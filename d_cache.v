==> flow/design.v <==
module d_cache(d_cache_result, clk, reset_n, outside_hit, 
	DP_readM2, DP_writeM2, DP_address2, DP_data2, readM2, writeM2, address2, data2);
	output [16-1:0] d_cache_result;	 
	input clk;
	input reset_n;
	output outside_hit;
	input DP_readM2;
	input DP_writeM2;
	input [16-1:0] DP_address2;
	inout [16-1:0] DP_data2;
	output readM2;
	output writeM2;
	output [16-1:0] address2;
	inout [64-1:0] data2;
	reg [128-1:0] data_bank [0:2-1];
	reg [32-1:0] tag_bank [0:2-1];
	reg [16-1:0] i;
	wire [12:0] addr_tag = DP_address2[16-1:16-13];
	wire [0:0] addr_idx = DP_address2[16-14:16-14];
	wire [1:0] addr_bo = DP_address2[16-15:0];
	wire hit_1 = (addr_tag == tag_bank[addr_idx][32-1:32-13]) && (tag_bank[addr_idx][32-14] == 1);
	wire hit_2 = (addr_tag == tag_bank[addr_idx][32-17:32-29]) && (tag_bank[addr_idx][32-30] == 1);
	wire hit = (!DP_readM2 && !DP_writeM2) ? 1 : (hit_1 | hit_2);
	reg [3:0] miss_cnt;
	wire [16-1:0] hit_result = hit ? (hit_1 
		? (addr_bo==0 ? data_bank[addr_idx][127:112] : (addr_bo==1 ? data_bank[addr_idx][111:96]: (addr_bo == 2 ? data_bank[addr_idx][95:80]: data_bank[addr_idx][79:64])))	 
		: (addr_bo==0 ? data_bank[addr_idx][63:48] : (addr_bo==1 ? data_bank[addr_idx][47:32]: (addr_bo == 2 ? data_bank[addr_idx][31:16]: data_bank[addr_idx][15:0])))		 
		): 0;	 
	assign d_cache_result = (hit==1 && miss_cnt==0) ? hit_result :0 ;
	assign DP_data2 = DP_readM2 ? d_cache_result : 64'bz;
	assign outside_hit = (hit==1 && miss_cnt==0) ? 1 :0 ;
	wire addr_dirty_bit = tag_bank[addr_idx][32-15];
	assign address2 = (miss_cnt) ? ((addr_dirty_bit == 1 && miss_cnt==1)?{tag_bank[addr_idx][32-1:32-13],addr_idx,2'b00} :DP_address2 - (DP_address2 % 4)) : 0;
	assign writeM2 = (miss_cnt==1) ? ((addr_dirty_bit == 1) ? 1 : 0) : 0;	 
	assign readM2 = (miss_cnt==2) ? 1 : 0;
	assign data2 = DP_writeM2 ? 
		((miss_cnt==1 && (tag_bank[addr_idx][32-15] == 1)) 
			? ( (tag_bank[addr_idx][32-16] == 0)?data_bank[addr_idx][128-1 : 128-64] 
			:data_bank[addr_idx][128-65 : 128-128]) : 64'bz) 
		: 64'bz;
	reg [16-1:0] d_cache_access_cnt;
	reg [16-1:0] d_cache_miss_cnt;
	reg count_check;
	always @ (posedge clk) begin
		if(count_check == 0 && (DP_readM2 || DP_writeM2)) begin
			count_check <= 1;
			d_cache_access_cnt <= d_cache_access_cnt + 1;
		end
		else if(!(DP_readM2 || DP_writeM2)) count_check <= 0;
		if(miss_cnt == 2) d_cache_miss_cnt <= d_cache_miss_cnt + 1;
	end  
	always @ (posedge clk) begin
		if(!reset_n) begin
			for(i = 0; i < 2; i = i + 1) begin
				data_bank[i] = 64'h0000000000000000;
				tag_bank[i] =  32'h00000000;
				miss_cnt = 0;
			end
			d_cache_access_cnt <= 0;
			d_cache_miss_cnt <= 0;
			count_check <= 0;
		end
		else begin
			if(!hit || (miss_cnt != 0)) begin
				begin	 
					if(tag_bank[addr_idx][32-16] == 0) begin
						if(miss_cnt == 2) begin 
							data_bank[addr_idx][128-1 : 128-64] <= data2;
						end
						else if(miss_cnt == 3) begin	 
							if(DP_writeM2) begin
								if(addr_bo==0) begin
									data_bank[addr_idx][128-1:128-16] <= DP_data2;
								end
								if(addr_bo==1) begin
									data_bank[addr_idx][128-17:128-32] <= DP_data2;
								end
								if(addr_bo==2) begin
									data_bank[addr_idx][128-33:128-48] <= DP_data2;
								end
								if(addr_bo==3) begin
									data_bank[addr_idx][128-49:128-64] <= DP_data2;
								end
							end
						end
						if (miss_cnt==4) begin	
							tag_bank[addr_idx][32-1:32-13] <= addr_tag;
							tag_bank[addr_idx][32-14] <= 1;	 
							tag_bank[addr_idx][32-16] <= 1;	 
							tag_bank[addr_idx][32-32] <= 0;
							if(DP_writeM2) begin
								tag_bank[addr_idx][32-15] <= 1;	 
							end  
							else begin
								tag_bank[addr_idx][32-15] <= 0;	 
							end  
							miss_cnt <= 0;
						end
						else begin
							miss_cnt <= miss_cnt +1;
						end
					end
					else begin
						if(miss_cnt == 2) begin 
							data_bank[addr_idx][128-65 : 128-128] <= data2;
						end
						else if(miss_cnt == 3) begin
							if(DP_writeM2) begin
								if(addr_bo==0) begin
									data_bank[addr_idx][128-65:128-80] <= DP_data2;
								end
								if(addr_bo==1) begin
									data_bank[addr_idx][128-81:128-96] <= DP_data2;
								end
								if(addr_bo==2) begin
									data_bank[addr_idx][128-97:128-112] <= DP_data2;
								end
								if(addr_bo==3) begin
									data_bank[addr_idx][128-113:128-128] <= DP_data2;
								end
							end
						end
						if (miss_cnt==4) begin
							tag_bank[addr_idx][32-17:3] <= addr_tag;
							tag_bank[addr_idx][2] <= 1;	 
							tag_bank[addr_idx][0] <= 1;	 
							tag_bank[addr_idx][32-16] <= 0;
							if(DP_writeM2) begin	 
								tag_bank[addr_idx][32-15] <= 1;
							end  
							else begin
								tag_bank[addr_idx][32-15] <= 0;
							end  
							miss_cnt <= 0;
						end
						else begin
							miss_cnt <= miss_cnt +1;
						end
					end 
				end
			end  
			else if(hit) begin   
				if(DP_writeM2) begin
					if(hit_1) begin
						if(addr_bo==0) begin
							data_bank[addr_idx][128-1:128-16] <= DP_data2;
						end
						if(addr_bo==1) begin
							data_bank[addr_idx][128-17:128-32] <= DP_data2;
						end
						if(addr_bo==2) begin
							data_bank[addr_idx][128-33:128-48] <= DP_data2;
						end
						if(addr_bo==3) begin
							data_bank[addr_idx][128-49:128-64] <= DP_data2;
						end
					end
					else if(hit_2) begin
						if(addr_bo==0) begin
							data_bank[addr_idx][128-65:128-80] <= DP_data2;
						end
						if(addr_bo==1) begin
							data_bank[addr_idx][128-81:128-96] <= DP_data2;
						end
						if(addr_bo==2) begin
							data_bank[addr_idx][128-97:128-112] <= DP_data2;
						end
						if(addr_bo==3) begin
							data_bank[addr_idx][128-113:128-128] <= DP_data2;
						end
					end
					tag_bank[addr_idx][32-15] <= 1;
				end
			end
		end  
	end
endmodule
# == From RTL to reports: d_cache ==
# What the tools print for d_cache, step after step.
# Lines are those of the file above, counted from 1.
# Operators carry their Yosys type and port widths (W data, S select, Z words).
# Library cell names are shortened.
# Not given: n/a
# inputs
top,d_cache
clock_port,clk
library,sky130hd
corner,tt_025C_1v80

# == After elaboration ==
# Source: Yosys, flattened and elaborated. Widths are those after wreduce. Registers that Yosys merges into a memory's read port (data or address) are not register bits. Print and check cells do not count.
# Yosys's memory passes give these memory sizes; they may raise the number of words (mostly to a power of two), join words into wider ones and drop unused or constant bits.
# word_totals
memories,1
out_inout_bits,115
ff_bits,66
elab_cells,335
ram_bits,256
# classes
n_logic,19
equal,12
n_mux,264
reduce_logical,22
add_sub_neg,2
# memory_table
memory,size,word_bits,line,rtl
data_bank,2,128,15,reg [128-1:0] data_bank [0:2-1];
# ops
cell,count
$mux W128,108
$mux W16,28
$mux W64,3
$mux W1,121
$pmux W32 S2,1
$mux W17,2
$eq A13 B13 Y1,2
$reduce_and A4 Y1,6
$or A1 B1 Y1,17
$sub A16 B2 Y16,1
$eq A4 B2 Y1 const B,2
$ne A3 B3 Y1 const B,2
$reduce_and A3 Y1,2
$logic_and A1 B1 Y1,5
$eq A2 B2 Y1 const B,2
$reduce_bool A2 Y1,2
$add A4 B1 Y4 const B,1
$eq A4 B1 Y1 const B,1
$eq A4 B3 Y1 const B,1
$logic_not A4 Y1,1
$reduce_bool A4 Y1,1
$mux W4,1
$logic_not A1 Y1,3
$not A1 Y1,2
$eq A2 B1 Y1 const B,1
$ne A2 B1 Y1 const B,1
$logic_not A2 Y1,1
$logic_or A1 B1 Y1,1

# == Depth ==
# Depth = most cells in a row (Yosys ltp): at word level without a register or memory, in the mapped netlist without a sequential cell, where the memories' decode and read muxes count.
# logic_depth
word_depth,18
ABC_AREA,1
ltp_mapped,20

# == Mapped cells and area ==
# Yosys stat after the flow's synthesis: flattened, memories mapped to cells. It holds for the ABC_AREA given above (unset counts as 0); a run with the other value may have another netlist.
# synth_totals
ffs,320
yosys_area_um2,18556.5
stdcells,2397
sequential_area_um2,8968.6
# types
cell_type,count
edfxtp_1,256
nand2_1,682
nor2_1,500
dfxtp_1,64
a21oi_1,167
o21ai_0,143
nand3_1,108
inv_1,139
buf_4,50
mux2i_1,29
buf_2,36
clkbuf_1,47
nand3_4,9
nand2_2,15
nand2_4,8
o22ai_1,14
o21ai_4,5
o2111ai_1,8
# Other cell types: 33; their cells: 117.

# == Timing after synthesis ==
# Source: OpenSTA report_checks on the synthesized netlist (no wires, ideal clock, input and output delay 20% of the period each), path of least setup slack; recovery checks are left aside. Register names are those of the netlist, which keeps one name where synthesis merged equal registers.
# synth_path
kind,input -> output
from,in DP_address2[2]
to,out d_cache_result[3]
t_required_ns,5.296
slack_ns,2.126
out_delay_ns,1.324
tclk_ns,6.62
stages,16
path_delay_ns,1.846
arrival_ns,3.170
synth_period_reached_ns,4.494
# "path_delay_ns" = arrival - input delay + setup time.
# A path that ends at an output port has no setup time.
# "stages": output pins that drive a net of the path, with the launching flip-flop's if there is one; two outputs of one cell count as two.
# "synth_period_reached_ns" is the clock period less the worst setup slack; recovery checks do not enter. This is arithmetic on one report: input and output delays are still those of the set period (20% each).
# Between the ends stands the longest chain of elaborated cells between them, by number of cells; it is not shown to be the way that was timed. Of several equally long chains one is given.
# A line is the first line of the expression or statement that the cell stems from. Yosys adds cells for indexed reads and writes and turns some case tables into memories.
# synth_between
path_cell_list,buf_6 -> inv_4 -> buf_6 -> nand2_1 -> nand3_1 -> nand2_1 -> nor2_1 -> nand2_1 -> nor2_4 -> nand2_8 -> buf_2 -> buf_6 -> nand2_1 -> o21ai_4 -> nor2_1 -> buf_4
elab_chain_len,8
cells_between,19
classes_between,2 x eq/ne; 11 x mux; 2 x logic; 3 x reduce/logical; 1 x memory
# synth_lines
element,line,rtl
start: declaration,9,input [16-1:0] DP_address2;
$not A1 Y1,21,wire hit_1 = (addr_tag == tag_bank[addr_idx][32-1:32-13]) && (tag_bank[addr_idx][32-14] == 1);
$pmux W32 S2,21,
$eq A13 B13 Y1,21,
$logic_and A1 B1 Y1,21,
$or A1 B1 Y1,23,wire hit = (!DP_readM2 && !DP_writeM2) ? 1 : (hit_1 | hit_2);
$mux W1,23,
$mux W16,25,wire [16-1:0] hit_result = hit ? (hit_1
$mux W16,29,assign d_cache_result = (hit==1 && miss_cnt==0) ? hit_result :0 ;
end: declaration,3,output [16-1:0] d_cache_result;
# Nets of the timed path that keep an RTL name, with a line that drives or declares them; the list need not be complete.
# synth_named_nets
net,line,rtl
DP_data2[3],30,assign DP_data2 = DP_readM2 ? d_cache_result : 64'bz;

# == Worst path after layout ==
# From the final timing report of run A: the path of least setup slack in the routed layout; clock arrival at registers is part of the times.
# layout_path
kind,input -> output
from,in DP_address2[15]
to,out d_cache_result[15]
tclk_ns,3.87
out_delay_ns,0.77
arrival_ns,3.13
slack_ns,-0.03
t_required_ns,3.10
stages,14
# Between the ends stands the longest chain of elaborated cells between them, by number of cells; it is not shown to be the way that was timed. Of several equally long chains one is given.
# layout_between
path_cell_list,clkdlybuf4s50_1 -> inv_1 -> buf_4 -> nand2_1 -> nand2_1 -> nor2_1 -> nand2_1 -> nor2_2 -> nand2_1 -> nand3_2 -> nand2_2 -> nor2_1 -> buf_4 -> clkdlybuf4s50_1
elab_chain_len,6
cells_between,10
classes_between,2 x eq/ne; 4 x mux; 1 x logic; 3 x reduce/logical
# layout_lines
element,line,rtl
start: declaration,9,input [16-1:0] DP_address2;
$eq A13 B13 Y1,21,wire hit_1 = (addr_tag == tag_bank[addr_idx][32-1:32-13]) && (tag_bank[addr_idx][32-14] == 1);
$logic_and A1 B1 Y1,21,
$or A1 B1 Y1,23,wire hit = (!DP_readM2 && !DP_writeM2) ? 1 : (hit_1 | hit_2);
$mux W1,23,
$mux W16,25,wire [16-1:0] hit_result = hit ? (hit_1
$mux W16,29,assign d_cache_result = (hit==1 && miss_cnt==0) ? hit_result :0 ;
end: declaration,3,output [16-1:0] d_cache_result;

--- measured runs ---
Stored flow runs of d_cache (2 of them; Yosys, OpenROAD, sky130hd). They differ in their settings and are not a sequence. Constraints: input delay and output delay 20% of the set period each, output load 0.01 pF.
"achievedPeriod_ns" = clock period - worst setup slack. The figure is calculated, with input and output delays left at 20% of the set period.
"timing.worst_path_ns": the worst setup path's part of the clock period (all of it between registers, 20% less for each end at a port) less its slack. A launch clock that arrives late makes it longer, a capture clock that arrives late makes it shorter.
"power_mw" is the tool's figure for a default switching activity; nothing was simulated.

Run A, flow files:
==> flow/run.sh <==
#!/bin/bash
# the make line also repeats the synthesis and layout settings of config.mk as NAME=value (left out here)
make -C /OpenROAD-flow-scripts/flow DESIGN_CONFIG=/design/flow/config.mk WORK_HOME=/design/flow/orfs CLKGATE_MAP_FILE= finish
==> flow/config.mk <==
export PLATFORM = sky130hd
export DESIGN_NAME = d_cache
export DESIGN_NICKNAME = d_cache
export VERILOG_FILES = /design/flow/design.v
export SDC_FILE = /design/flow/constraint.sdc
export NUM_CORES = 4
export LEC_CHECK = 0
export ABC_AREA = 1
export CAP_MARGIN = 25
export CORE_MARGIN = 2
export CORE_UTILIZATION = 72
export GPL_TIMING_DRIVEN = 1
export PLACE_DENSITY_LB_ADDON = 0.21
export SLEW_MARGIN = 5
export TNS_END_PERCENT = 45
==> flow/constraint.sdc <==
create_clock -name core_clock -period 3.87 [get_ports {clk}]
set_input_delay 0.7740 -clock core_clock [delete_from_list [all_inputs] [get_ports {clk}]]
set_output_delay 0.7740 -clock core_clock [all_outputs]
set_load 0.01 [all_outputs]

==> results of run A, as CSV <==
result,value
synthArea_um2,18556.5
dieArea_um2,27073.4
stdcell_area_um2,21824.7
utilization_frac,0.864
final_setup_ws_ns,-0.033
total_negative_slack_ns,-0.033
worst_hold_slack_ns,0.463
power_mw,9.001
achievedPeriod_ns,3.903
timing.worst_path_ns,2.36
worst_path_kind,"input -> output"

Run B, flow files:
==> flow/run.sh <==
#!/bin/bash
# the make line also repeats the synthesis and layout settings of config.mk as NAME=value (left out here)
make -C /OpenROAD-flow-scripts/flow DESIGN_CONFIG=/design/flow/config.mk WORK_HOME=/design/flow/orfs CLKGATE_MAP_FILE= finish
==> flow/config.mk <==
export PLATFORM = sky130hd
export DESIGN_NAME = d_cache
export DESIGN_NICKNAME = d_cache
export VERILOG_FILES = /design/flow/design.v
export SDC_FILE = /design/flow/constraint.sdc
export NUM_CORES = 4
export LEC_CHECK = 0
export ABC_AREA = 1
export CAP_MARGIN = 0
export CORE_ASPECT_RATIO = 1.08
export CORE_MARGIN = 2
export CORE_UTILIZATION = 33
export CTS_CLUSTER_DIAMETER = 76
export GPL_TIMING_DRIVEN = 0
export MIN_ROUTING_LAYER = met1
export PLACE_DENSITY_LB_ADDON = 0.16
export SLEW_MARGIN = 20
export TNS_END_PERCENT = 45
==> flow/constraint.sdc <==
create_clock -name core_clock -period 2.95 [get_ports {clk}]
set_input_delay 0.5900 -clock core_clock [delete_from_list [all_inputs] [get_ports {clk}]]
set_output_delay 0.5900 -clock core_clock [all_outputs]
set_load 0.01 [all_outputs]

==> results of run B, as CSV <==
result,value
synthArea_um2,18556.5
dieArea_um2,58146.0
stdcell_area_um2,24197.0
utilization_frac,0.434
final_setup_ws_ns,-0.277
total_negative_slack_ns,-5.907
worst_hold_slack_ns,0.337
power_mw,12.835
achievedPeriod_ns,3.227
timing.worst_path_ns,2.05
worst_path_kind,"input -> output"
--- end ---
