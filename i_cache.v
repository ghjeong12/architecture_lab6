==> flow/design.v <==
module i_cache(IF_PC, i_cache_result, clk, reset_n, outside_hit, readM1, address1, data1);
	input [16-1:0] IF_PC;
	input clk;
	input reset_n;
	output outside_hit;
	output [16-1:0] i_cache_result;
	output readM1;
	output [16-1:0] address1;
	input [64-1:0] data1;
	assign readM1 = 1;
	reg [128-1:0] data_bank [0:2-1];
	reg [32-1:0] tag_bank [0:2-1];
	reg [16-1:0] i;
	wire [12:0] IF_PC_tag = IF_PC[16-1:16-13];
	wire [0:0] IF_PC_idx = IF_PC[16-14:16-14];
	wire [1:0] IF_PC_bo = IF_PC[16-15:0];
	wire hit_1 = (IF_PC_tag == tag_bank[IF_PC_idx][32-1:32-13]) && (tag_bank[IF_PC_idx][32-14] == 1);
	wire hit_2 = (IF_PC_tag == tag_bank[IF_PC_idx][32-17:32-29]) && (tag_bank[IF_PC_idx][32-30] == 1);
	wire hit = hit_1 | hit_2;
	wire [16-1:0] hit_result = hit ? (hit_1 
		? (IF_PC_bo==0 ? data_bank[IF_PC_idx][127:112] : (IF_PC_bo==1 ? data_bank[IF_PC_idx][111:96]: (IF_PC_bo == 2 ? data_bank[IF_PC_idx][95:80]: data_bank[IF_PC_idx][79:64])))	 
		: (IF_PC_bo==0 ? data_bank[IF_PC_idx][63:48] : (IF_PC_bo==1 ? data_bank[IF_PC_idx][47:32]: (IF_PC_bo == 2 ? data_bank[IF_PC_idx][31:16]: data_bank[IF_PC_idx][15:0])))		 
		): 0;	 
	reg [3:0] miss_cnt;
	assign i_cache_result = (hit==1 && miss_cnt==0) ? hit_result :0 ;
	assign outside_hit = (hit==1 && miss_cnt==0) ? 1 :0 ;
	assign address1 = (miss_cnt) ? IF_PC - (IF_PC % 4) : 0;
	reg [16-1:0] i_cache_miss_cnt;
	always @ (posedge clk) begin
		if(!reset_n) begin
			for(i = 0; i < 2; i = i + 1) begin
				data_bank[i] <= 64'h0000000000000000;
				tag_bank[i] <=  32'h00000000;
				miss_cnt <= 0;
			end
			i_cache_miss_cnt <= 0;
		end
		else begin
			if(miss_cnt==1) begin
				i_cache_miss_cnt = i_cache_miss_cnt+1;
			end
			if(!hit || (miss_cnt != 0)) begin
				begin	 
					if(tag_bank[IF_PC_idx][32-16] == 0) begin
						if(tag_bank[IF_PC_idx][32-15] == 1) begin  
						end 
						else if(miss_cnt == 3) begin 
							data_bank[IF_PC_idx][128-1 : 128-64] <= data1;
						end
						if (miss_cnt==4) begin	 
							tag_bank[IF_PC_idx][32-1:32-13] <= IF_PC_tag;
							tag_bank[IF_PC_idx][32-14] <= 1;	 
							tag_bank[IF_PC_idx][32-15] <= 0;	 
							tag_bank[IF_PC_idx][32-16] <= 1;	 
							tag_bank[IF_PC_idx][32-32] <= 0;
							miss_cnt <= 0;
						end
						else begin
							miss_cnt <= miss_cnt +1;
						end
					end
					else begin
						if(tag_bank[IF_PC_idx][32-15] == 1) begin  
						end 
						else if(miss_cnt == 3) begin 
							data_bank[IF_PC_idx][128-65 : 128-128] <= data1;
						end
						if (miss_cnt==4) begin	
							tag_bank[IF_PC_idx][32-17:3] <= IF_PC_tag;
							tag_bank[IF_PC_idx][2] <= 1;	 
							tag_bank[IF_PC_idx][1] <= 0;	 
							tag_bank[IF_PC_idx][0] <= 1;	 
							tag_bank[IF_PC_idx][32-16] <= 0;	 
							miss_cnt <= 0;
						end
						else begin
							miss_cnt <= miss_cnt +1;
						end
					end 
				end
			end
		end
	end
endmodule
Tool chain data of i_cache:

Tool output for the design above, in the order of the flow.
Lines are those of the file above, counted from 1.
Operators: Yosys type, input widths -> output width; for muxes data width and select width s.
Library cell names are shortened.
The mark - stands for no value.

* top: i_cache
* clock port: clk
* library: sky130hd
* timing corner: tt_025C_1v80

Word-level counts:

Counts by Yosys on the flattened word-level netlist (proc, flatten, opt, wreduce; memories kept). Register bits leave out memories and registers merged into their read ports (data or address). Print and check cells are left out.
Memory sizes are those after Yosys's memory passes, which may raise the word count (mostly to a power of two), join words into wider ones and drop unused or constant bits.

* elaborated cells: 102
* memory cells: 2
* RAM bits: 320
* input port bits: 82
* bits in read-only memories: 0
* register bits: 4
* output and inout bits: 34
* bits in latches: 0

Memories
* data_bank: words 2, width 128, line 11 `reg [128-1:0] data_bank [0:2-1];`
* tag_bank: words 2, width 32, line 12 `reg [32-1:0] tag_bank [0:2-1];`

* bitwise gates (word level): 3
* reductions and logical operators: 8
* $add $sub $neg: 2
* div/mod/pow operators: 0
* multipliers: 0
* equal/unequal tests: 6
* shifts and indexed selects: 0
* magnitude comparators: 0
* mux-type cells: 80

Operators with widths (number)
* $mux 128: 10
* $mux 32: 40
* $mux 16: 10
* $eq 13x13->1: 2
* $mux 1: 19
* $sub 16x2->16: 1
* $add 4x1->4 const B: 1
* $eq 4x2->1 const B: 1
* $eq 4x3->1 const B: 1
* $logic_not 4->1: 1
* $reduce_bool 4->1: 1
* $mux 4: 1
* $or 1x1->1: 3
* $logic_and 1x1->1: 3
* $eq 2x1->1 const B: 1
* $eq 2x2->1 const B: 1
* $logic_not 2->1: 1
* $logic_or 1x1->1: 1
* $logic_not 1->1: 1

Logic depth:

Depth = most cells in a row (Yosys ltp): at word level without a register or memory, in the mapped netlist without a sequential cell, where the memories' decode and read muxes count.

* depth in word-level cells: 8
* ABC_AREA: 0
* mapped depth: 10
* gate-level depth less buffers: 6

Netlist:

The flow's flattened synthesis, as Yosys stat reports it; memories are mapped. The netlist is that of the ABC_AREA named above (0 if unset); the other value can give another one.
The area totals of this step are shown rounded.

* mapped flip-flops: 318
* sequential area: 9469 µm²
* standard cells after synthesis: 1176
* cell area after synthesis: 15430 µm²
* buffer cells: 113

Cell types
* edfxtp_1: number 310, area in all 9.31E+03 µm²
* mux4_2: number 64, area in all 1.44E+03 µm²
* nor3_1: number 226, area in all 1.13E+03 µm²
* mux2i_1: number 59, area in all 590.566 µm²
* nand2_1: number 149, area in all 559.286 µm²
* nor4b_1: number 47, area in all 411.645 µm²
* and2_1: number 55, area in all 344.08 µm²
* clkbuf_1: number 64, area in all 240.23 µm²
* xnor2_1: number 24, area in all 210.202 µm²
* dfxtp_1: number 8, area in all 160.154 µm²
* buf_2: number 30, area in all 150.144 µm²
* nand2b_1: number 20, area in all 125.12 µm²
* o21a_1: number 16, area in all 120.115 µm²
* buf_4: number 14, area in all 105.101 µm²
* nor2_1: number 23, area in all 86.333 µm²
* nor4_1: number 10, area in all 62.56 µm²
* nand3_1: number 7, area in all 35.034 µm²
* a21o_1: number 4, area in all 30.029 µm²

Not listed: further types 19, cells in them 46.

Path before layout:

Path of least setup slack by OpenSTA after synthesis, without wires, with an ideal clock, recovery checks aside; 20% of the period is set as input and as output delay. Where synthesis merged equal registers, the netlist keeps one of their names.

* kind: input -> register
* from: input port IF_PC[2]
* to: memory data_bank[0][100]
* stages on the path: 9
* time at the first pin: 2120 ps
* path delay: 6754 ps
* data arrival time: 8293 ps
* buffers on the path: 3
* library setup time: 581 ps
* required time: 10019 ps
* period: 10600 ps
* external input delay: 2120 ps
* path slack: 1726 ps
* synthesis period reached: 8874 ps

"path delay" = arrival - input delay + setup time.
"stages on the path": output pins that drive a net of the path, with the launching flip-flop's if there is one; two outputs of one cell count as two.
"synthesis period reached" = period - worst setup slack (recovery checks aside). The figure is calculated, with input and output delays left at 20% of the set period.

* cell sequence: buf_2 buf_2 mux2i_1 xnor2_1 nor4_1 nand4_2 a21oi_4 buf_2 o31ai_1

RTL lines, path post-synthesis
* start, declared: line 2 `input [16-1:0] IF_PC;`
* end, declared: line 11 `reg [128-1:0] data_bank [0:2-1];`

No chain of elaborated cells between the ends is given.

Worst path after layout:

Path of least setup slack in the final report of flow run A (OpenROAD, finished layout, wires in). Where an end is a register, its clock arrival counts in the times.
The report prints the path's times to 10 ps; the period is as set.

* kind: input -> output
* from: input port IF_PC[2]
* to: output port i_cache_result[15]
* external input delay: 1360 ps
* path slack: 540 ps
* data arrival time: 4880 ps
* required time: 5420 ps
* period: 6780 ps
* time at the first pin: 1360 ps
* buffers on the path: 2
* stages on the path: 8
* external output delay: 1360 ps

The rows between start and end are the longest chain of elaborated cells between them; the timing report does not say that the signal goes this way. Where chains are equally long, one stands for them.
A line is the first line of the expression or statement that the cell stems from. Yosys adds cells for indexed reads and writes and turns some case tables into memories.
The chain passes a memory read, where the word-level depth is cut; so it can be longer than that depth.

* cell sequence: buf_6 mux2i_1 xnor2_1 nor4_1 nand4_2 a21oi_4 o21a_1 clkdlybuf4s50_1
* cells in the longest elaborated chain: 7
* elaborated cells between the ends (all ways): 17
* those cells by class: eq/ne: 2; mux: 9; logic: 1; reduce/logical: 3; memory: 2

RTL lines, path after layout
* start, declared: line 2 `input [16-1:0] IF_PC;`
* $mem_v2 2x128: line 11 `reg [128-1:0] data_bank [0:2-1];`
* $mux 16 x3: line 22 `: (IF_PC_bo==0 ? data_bank[IF_PC_idx][63:48] : (IF_PC_bo==1 ? data_bank[IF_PC_idx][47:32]: (IF_PC_bo == 2 ? da ...`
* $mux 16 x2: line 20 `wire [16-1:0] hit_result = hit ? (hit_1`
* $mux 16: line 25 `assign i_cache_result = (hit==1 && miss_cnt==0) ? hit_result :0 ;`
* end, declared: line 6 `output [16-1:0] i_cache_result;`

Module i_cache, platform sky130hd: 2 stored runs of the flow (Yosys, OpenROAD) with differing settings, in no particular order. Input and output delays are each 20% of the period that was set; the output load is 0.01 pF.
"clock period reached" = clock period - worst setup slack. The figure is calculated, with input and output delays left at 20% of the set period.
"time on the worst setup path" is the time allowed to the run's worst setup path (the clock period less input and output delay, where it has them) less its slack. Clock arrival times count: a late capture clock shortens it, a late launch clock lengthens it.
By "power consumption" is meant OpenSTA's value without simulated activity: inputs other than the clock are taken to toggle once in ten clock periods, and the tool carries that through the logic.
"time on the worst setup path" is known to 10 ps.
The measured numbers are rounded.

### Flow run A

==> flow/run.sh <==
#!/bin/bash
# the make line also repeats the synthesis and layout settings of config.mk as NAME=value (left out here)
make -C /OpenROAD-flow-scripts/flow DESIGN_CONFIG=/design/flow/config.mk WORK_HOME=/design/flow/orfs CLKGATE_MAP_FILE= finish
==> flow/config.mk <==
export PLATFORM = sky130hd
export DESIGN_NAME = i_cache
export DESIGN_NICKNAME = i_cache
export VERILOG_FILES = /design/flow/design.v
export SDC_FILE = /design/flow/constraint.sdc
export NUM_CORES = 4
export LEC_CHECK = 0
export CAP_MARGIN = 20
export CELL_PAD_IN_SITES_GLOBAL_PLACEMENT = 0
export CORE_ASPECT_RATIO = 0.72
export CORE_MARGIN = 7
export CORE_UTILIZATION = 62
export SETUP_SLACK_MARGIN = 0.17
export SLEW_MARGIN = 20
==> flow/constraint.sdc <==
create_clock -name core_clock -period 6.78 [get_ports {clk}]
set_input_delay 1.3560 -clock core_clock [delete_from_list [all_inputs] [get_ports {clk}]]
set_output_delay 1.3560 -clock core_clock [all_outputs]
set_load 0.01 [all_outputs]

Results of flow run A:
- Final worst hold slack: 463 ps
- Setup slack of the critical path: 539 ps
- Netlist area reported by Yosys: 15430 µm²
- Standard-cell area after layout: 17890 µm²
- Power consumption: 0.004594 W
- Time on the worst setup path: 3530 ps
- Worst path kind: input -> output
- Total negative setup slack: 0 ps
- Post-layout utilization: 73.9 %
- Full die area: 29560 µm²
- Clock period reached: 6241 ps

### Flow run B

==> flow/run.sh <==
#!/bin/bash
# the make line also repeats the synthesis and layout settings of config.mk as NAME=value (left out here)
make -C /OpenROAD-flow-scripts/flow DESIGN_CONFIG=/design/flow/config.mk WORK_HOME=/design/flow/orfs CLKGATE_MAP_FILE= finish
==> flow/config.mk <==
export PLATFORM = sky130hd
export DESIGN_NAME = i_cache
export DESIGN_NICKNAME = i_cache
export VERILOG_FILES = /design/flow/design.v
export SDC_FILE = /design/flow/constraint.sdc
export NUM_CORES = 4
export LEC_CHECK = 0
export CAP_MARGIN = 30
export CELL_PAD_IN_SITES_GLOBAL_PLACEMENT = 3
export CORE_MARGIN = 7
export CORE_UTILIZATION = 46
export CTS_CLUSTER_DIAMETER = 195
export GPL_TIMING_DRIVEN = 1
export PLACE_DENSITY = 0.49
export SETUP_SLACK_MARGIN = 0.33
export SLEW_MARGIN = 0
export TNS_END_PERCENT = 50
==> flow/constraint.sdc <==
create_clock -name core_clock -period 7.31 [get_ports {clk}]
set_input_delay 1.4620 -clock core_clock [delete_from_list [all_inputs] [get_ports {clk}]]
set_output_delay 1.4620 -clock core_clock [all_outputs]
set_load 0.01 [all_outputs]

Results of flow run B:
- Time on the worst setup path: 3290 ps
- Worst path kind: input -> output
- Full die area: 38860 µm²
- Netlist area reported by Yosys: 15430 µm²
- Setup slack of the critical path: 1094 ps
- Power consumption: 0.004333 W
- Standard-cell area after layout: 18150 µm²
- Final worst hold slack: 470 ps
- Clock period reached: 6216 ps
- Post-layout utilization: 55.4 %
- Total negative setup slack: 0 ps
